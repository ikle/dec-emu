==> flow/design.v <==
module mips_file (
	input clock,
	input [4:0] rd, input [3:0] we, input [31:0] D,
	input [4:0] rs, rt, output [31:0] S, T
);
	reg [7:0] R0[31], R1[31], R2[31], R3[31];
	always @(posedge clock) begin
		if (we[0])  R0[rd] <= D[7:0];
		if (we[1])  R1[rd] <= D[15:8];
		if (we[2])  R2[rd] <= D[23:16];
		if (we[3])  R3[rd] <= D[31:24];
	end
	assign S = (rs == 5'b0) ? 32'b0 : {R3[rs], R2[rs], R1[rs], R0[rs]};
	assign T = (rt == 5'b0) ? 32'b0 : {R3[rt], R2[rt], R1[rt], R0[rt]};
endmodule
==> Step by step through the tools: mips_file <==
What the tools print for mips_file, step after step.
Line numbers count from 1 in the design file above.
{ "inputs": {"design": "mips_file", "clk_port": "clock", "library": "sky130hd", "lib_corner": "tt_025C_1v80"} }

==> Word level <==
Counts by Yosys on the flattened word-level netlist (proc, flatten, opt, wreduce; memories kept). Register bits leave out memories and registers merged into their read ports (data or address); mux counts leave out enables and synchronous resets folded into registers. Print and check cells are left out. Cells with the same type and inputs are merged into one.
Yosys's memory passes give these memory sizes; they may raise the number of words (mostly to a power of two), join words into wider ones and drop unused or constant bits.
{ "word_totals": {"ff_bits": 0, "mem_bits_rw": 992, "mem_count": 4, "input_bits": 52, "output_inout_bits": 64, "word_cells": 20} }
{ "op_classes": {"n_mux": 14, "reduce_and_logical": 2} }
{ "mem_list": {"columns": ["memory", "size", "width", "rd", "wr", "line", "source"], "rows": [
  ["R0", 31, 8, 2, 1, 6, "reg [7:0] R0[31], R1[31], R2[31], R3[31];"],
  ["R1", 31, 8, 2, 1, 6, null],
  ["R2", 31, 8, 2, 1, 6, null],
  ["R3", 31, 8, 2, 1, 6, null]
]} }
{ "op_table": {"columns": ["op", "count"], "rows": [
  ["32-bit 2-to-1 mux", 2],
  ["8-bit 2-to-1 mux", 4],
  ["5-bit 2-to-1 mux", 4],
  ["5-bit logical NOT", 2],
  ["1-bit 2-to-1 mux", 4]
]} }

==> Longest topological paths <==
Longest topological path by Yosys (ltp), each cell counted once; first at word level (registers and memories cut), then after technology mapping (sequential cells cut; the memories' decode and read muxes count).
{ "depth": {"ltp_word": 2, "ABC_AREA": 0, "ltp_mapped": 9, "ltp_nobuf": 4} }

==> Mapped cells and area <==
The flow's flattened synthesis, as Yosys stat reports it; memories are mapped. The netlist is that of the ABC_AREA named above (0 if unset); the other value can give another one.
The area totals of this step are shown rounded.
{ "types": {"columns": ["cell_type", "count", "type_area_um2"], "rows": [
  ["sky130_fd_sc_hd__edfxtp_1", 992, 2.98E+04],
  ["sky130_fd_sc_hd__mux4_2", 346, 7.79E+03],
  ["sky130_fd_sc_hd__mux2i_1", 160, 1.6E+03],
  ["sky130_fd_sc_hd__mux2_2", 113, 1272.47],
  ["sky130_fd_sc_hd__and2_1", 147, 919.632],
  ["sky130_fd_sc_hd__a22oi_1", 67, 502.982],
  ["sky130_fd_sc_hd__nand2b_1", 54, 337.824],
  ["sky130_fd_sc_hd__clkbuf_1", 87, 326.563],
  ["sky130_fd_sc_hd__nand2_1", 86, 322.81],
  ["sky130_fd_sc_hd__buf_2", 64, 320.307],
  ["sky130_fd_sc_hd__o21ai_0", 63, 315.302],
  ["sky130_fd_sc_hd__o221ai_1", 35, 306.544],
  ["sky130_fd_sc_hd__buf_4", 37, 277.766],
  ["sky130_fd_sc_hd__a221oi_1", 31, 271.51],
  ["sky130_fd_sc_hd__buf_6", 24, 270.259],
  ["sky130_fd_sc_hd__mux4_1", 10, 262.752],
  ["sky130_fd_sc_hd__a221o_1", 24, 240.23],
  ["sky130_fd_sc_hd__nor2b_1", 38, 237.728]
]} }
Not listed: further types 34, cells in them 296.
{ "mapped": {"stdcells": 2674, "synth_area_um2": 47600, "seqArea_um2": 29800, "ff_cells": 992, "buf_cells": 225} }

==> Path before layout <==
OpenSTA on the mapped netlist: ideal clock, no wires. The path of least setup slack (recovery checks aside). Input and output delay are each 20% of the period. Register names are those of the netlist, which keeps one name where synthesis merged equal registers.
{ "synth_path": {"path_type": "input to output", "from": "input port rs[2]", "to": "output port S[13]", "clock_period_ps": 3660, "input_delay_ps": 732, "out_delay_ps": 732, "launch_ps": 732, "arrival_ps": 2302, "required_ps": 2928, "slack_ps": 626, "delay_ps": 1570, "path_stages": 6, "path_buffers": 3, "period_less_setup_slack_ps": 3034} }
"delay_ps" = arrival - input delay + setup time.
A path that ends at an output port has no setup time.
"path_stages": output pins that drive a net of the path, with the launching flip-flop's if there is one; two outputs of one cell count as two.
"period_less_setup_slack_ps" = period - worst setup slack (recovery checks aside). The figure is calculated, with input and output delays left at 20% of the set period.
Between the ends stands the longest chain of elaborated cells between them, by number of cells; it is not shown to be the way that was timed. Of several equally long chains one is given.
Each line given opens the expression or statement behind the cell; cells for indexed reads and writes are added by Yosys, which also makes memories of some case tables.
A memory read counts as a cell of the chain, while the word-level depth stops at memories.
{ "synth_between": {"path_cell_list": "sky130_fd_sc_hd__buf_2 sky130_fd_sc_hd__buf_2 sky130_fd_sc_hd__clkbuf_1 sky130_fd_sc_hd__mux4_2 sky130_fd_sc_hd__a211o_1 sky130_fd_sc_hd__a32o_1", "elab_chain_cells": 2, "cone_cells": 3, "cone_lines": 2, "classes_between": "mux: 1; reduce/logical: 1; memory: 1"} }
{ "synth_lines": {"columns": ["item", "line", "source"], "rows": [
  ["start, declared", 4, "input [4:0] rs, rt, output [31:0] S, T"],
  ["memory 31 x 8 bit", 6, "reg [7:0] R0[31], R1[31], R2[31], R3[31];"],
  ["32-bit 2-to-1 mux", 13, "assign S = (rs == 5'b0) ? 32'b0 : {R3[rs], R2[rs], R1[rs], R0[rs]};"],
  ["end, declared", 4, null]
]} }

==> Path in the finished layout <==
From the final timing report of run A: the path of least setup slack in the routed layout; clock arrival at registers is part of the times.
The path's times are printed in steps of 10 ps; the period is the one set.
{ "layout_path": {"path_type": "register to output", "from": "memory R1[10][4]", "to": "output port S[12]", "clock_period_ps": 2700, "out_delay_ps": 540, "launch_ps": 690, "arrival_ps": 2740, "required_ps": 2160, "slack_ps": -580, "path_stages": 6, "path_buffers": 1} }
Between the ends stands the longest chain of elaborated cells between them, by number of cells; it is not shown to be the way that was timed. Of several equally long chains one is given.
A memory read counts as a cell of the chain, while the word-level depth stops at memories.
{ "layout_between": {"path_cell_list": "sky130_fd_sc_hd__edfxtp_1 sky130_fd_sc_hd__mux4_2 sky130_fd_sc_hd__a22oi_2 sky130_fd_sc_hd__nand2_2 sky130_fd_sc_hd__a32o_2 sky130_fd_sc_hd__buf_6", "elab_chain_cells": 2, "cone_cells": 2, "cone_lines": 2, "classes_between": "mux: 1; memory: 1"} }
{ "layout_lines": {"columns": ["item", "line", "source"], "rows": [
  ["start, declared", 6, "reg [7:0] R0[31], R1[31], R2[31], R3[31];"],
  ["memory 31 x 8 bit", 6, null],
  ["32-bit 2-to-1 mux", 13, "assign S = (rs == 5'b0) ? 32'b0 : {R3[rs], R2[rs], R1[rs], R0[rs]};"],
  ["end, declared", 4, "input [4:0] rs, rt, output [31:0] S, T"]
]} }

Below are 2 stored runs of the flow (Yosys, OpenROAD; platform sky130hd) on mips_file, each with its settings and what was measured, unordered. Constraints: input delay and output delay 20% of the set period each, output load 0.01 pF.
"achieved_period_ps" is the run's clock period less its worst setup slack. It is reckoned from that one timing run; input and output delays stay at 20% of the period that was set.
Results are given in rounded form.

Run A
==> flow/run.sh <==
#!/bin/bash
# the make line also repeats the synthesis and layout settings of config.mk as NAME=value (left out here)
make -C /OpenROAD-flow-scripts/flow DESIGN_CONFIG=/design/flow/config.mk WORK_HOME=/design/flow/orfs CLKGATE_MAP_FILE= finish
==> flow/config.mk <==
export PLATFORM = sky130hd
export DESIGN_NAME = mips_file
export DESIGN_NICKNAME = mips_file
export VERILOG_FILES = /design/flow/design.v
export SDC_FILE = /design/flow/constraint.sdc
export NUM_CORES = 4
export LEC_CHECK = 0
export CAP_MARGIN = 20
export CORE_ASPECT_RATIO = 0.85
export CORE_MARGIN = 2
export CORE_UTILIZATION = 71
export GPL_ROUTABILITY_DRIVEN = 1
export GPL_TIMING_DRIVEN = 1
export MAX_ROUTING_LAYER = met5
export MIN_ROUTING_LAYER = met1
export PLACE_DENSITY_LB_ADDON = 0.14
export SETUP_SLACK_MARGIN = -0.15
export SLEW_MARGIN = 20
==> flow/constraint.sdc <==
create_clock -name core_clock -period 2.7 [get_ports {clock}]
set_input_delay 0.5400 -clock core_clock [delete_from_list [all_inputs] [get_ports {clock}]]
set_output_delay 0.5400 -clock core_clock [all_outputs]
set_load 0.01 [all_outputs]

==> results of run A, as JSON <==
{
  "ws_setup_ps": -576,
  "ws_hold_ps": 695,
  "dieArea_um2": 69100,
  "achieved_period_ps": 3276,
  "setup_tns_ps": -32100,
  "layout_utilization_pct": 91.8,
  "synth_chip_area_um2": 47600
}

Run B
==> flow/run.sh <==
#!/bin/bash
# the make line also repeats the synthesis and layout settings of config.mk as NAME=value (left out here)
make -C /OpenROAD-flow-scripts/flow DESIGN_CONFIG=/design/flow/config.mk WORK_HOME=/design/flow/orfs CLKGATE_MAP_FILE= finish
==> flow/config.mk <==
export PLATFORM = sky130hd
export DESIGN_NAME = mips_file
export DESIGN_NICKNAME = mips_file
export VERILOG_FILES = /design/flow/design.v
export SDC_FILE = /design/flow/constraint.sdc
export NUM_CORES = 4
export LEC_CHECK = 0
export CAP_MARGIN = 20
export CORE_MARGIN = 2
export CORE_UTILIZATION = 40
export SLEW_MARGIN = 20
==> flow/constraint.sdc <==
create_clock -name core_clock -period 2.65 [get_ports {clock}]
set_input_delay 0.5300 -clock core_clock [delete_from_list [all_inputs] [get_ports {clock}]]
set_output_delay 0.5300 -clock core_clock [all_outputs]
set_load 0.01 [all_outputs]

==> results of run B, as JSON <==
{
  "ws_hold_ps": 654,
  "layout_utilization_pct": 52.4,
  "synth_chip_area_um2": 47600,
  "achieved_period_ps": 3036,
  "ws_setup_ps": -386,
  "dieArea_um2": 122000,
  "setup_tns_ps": -16100
}
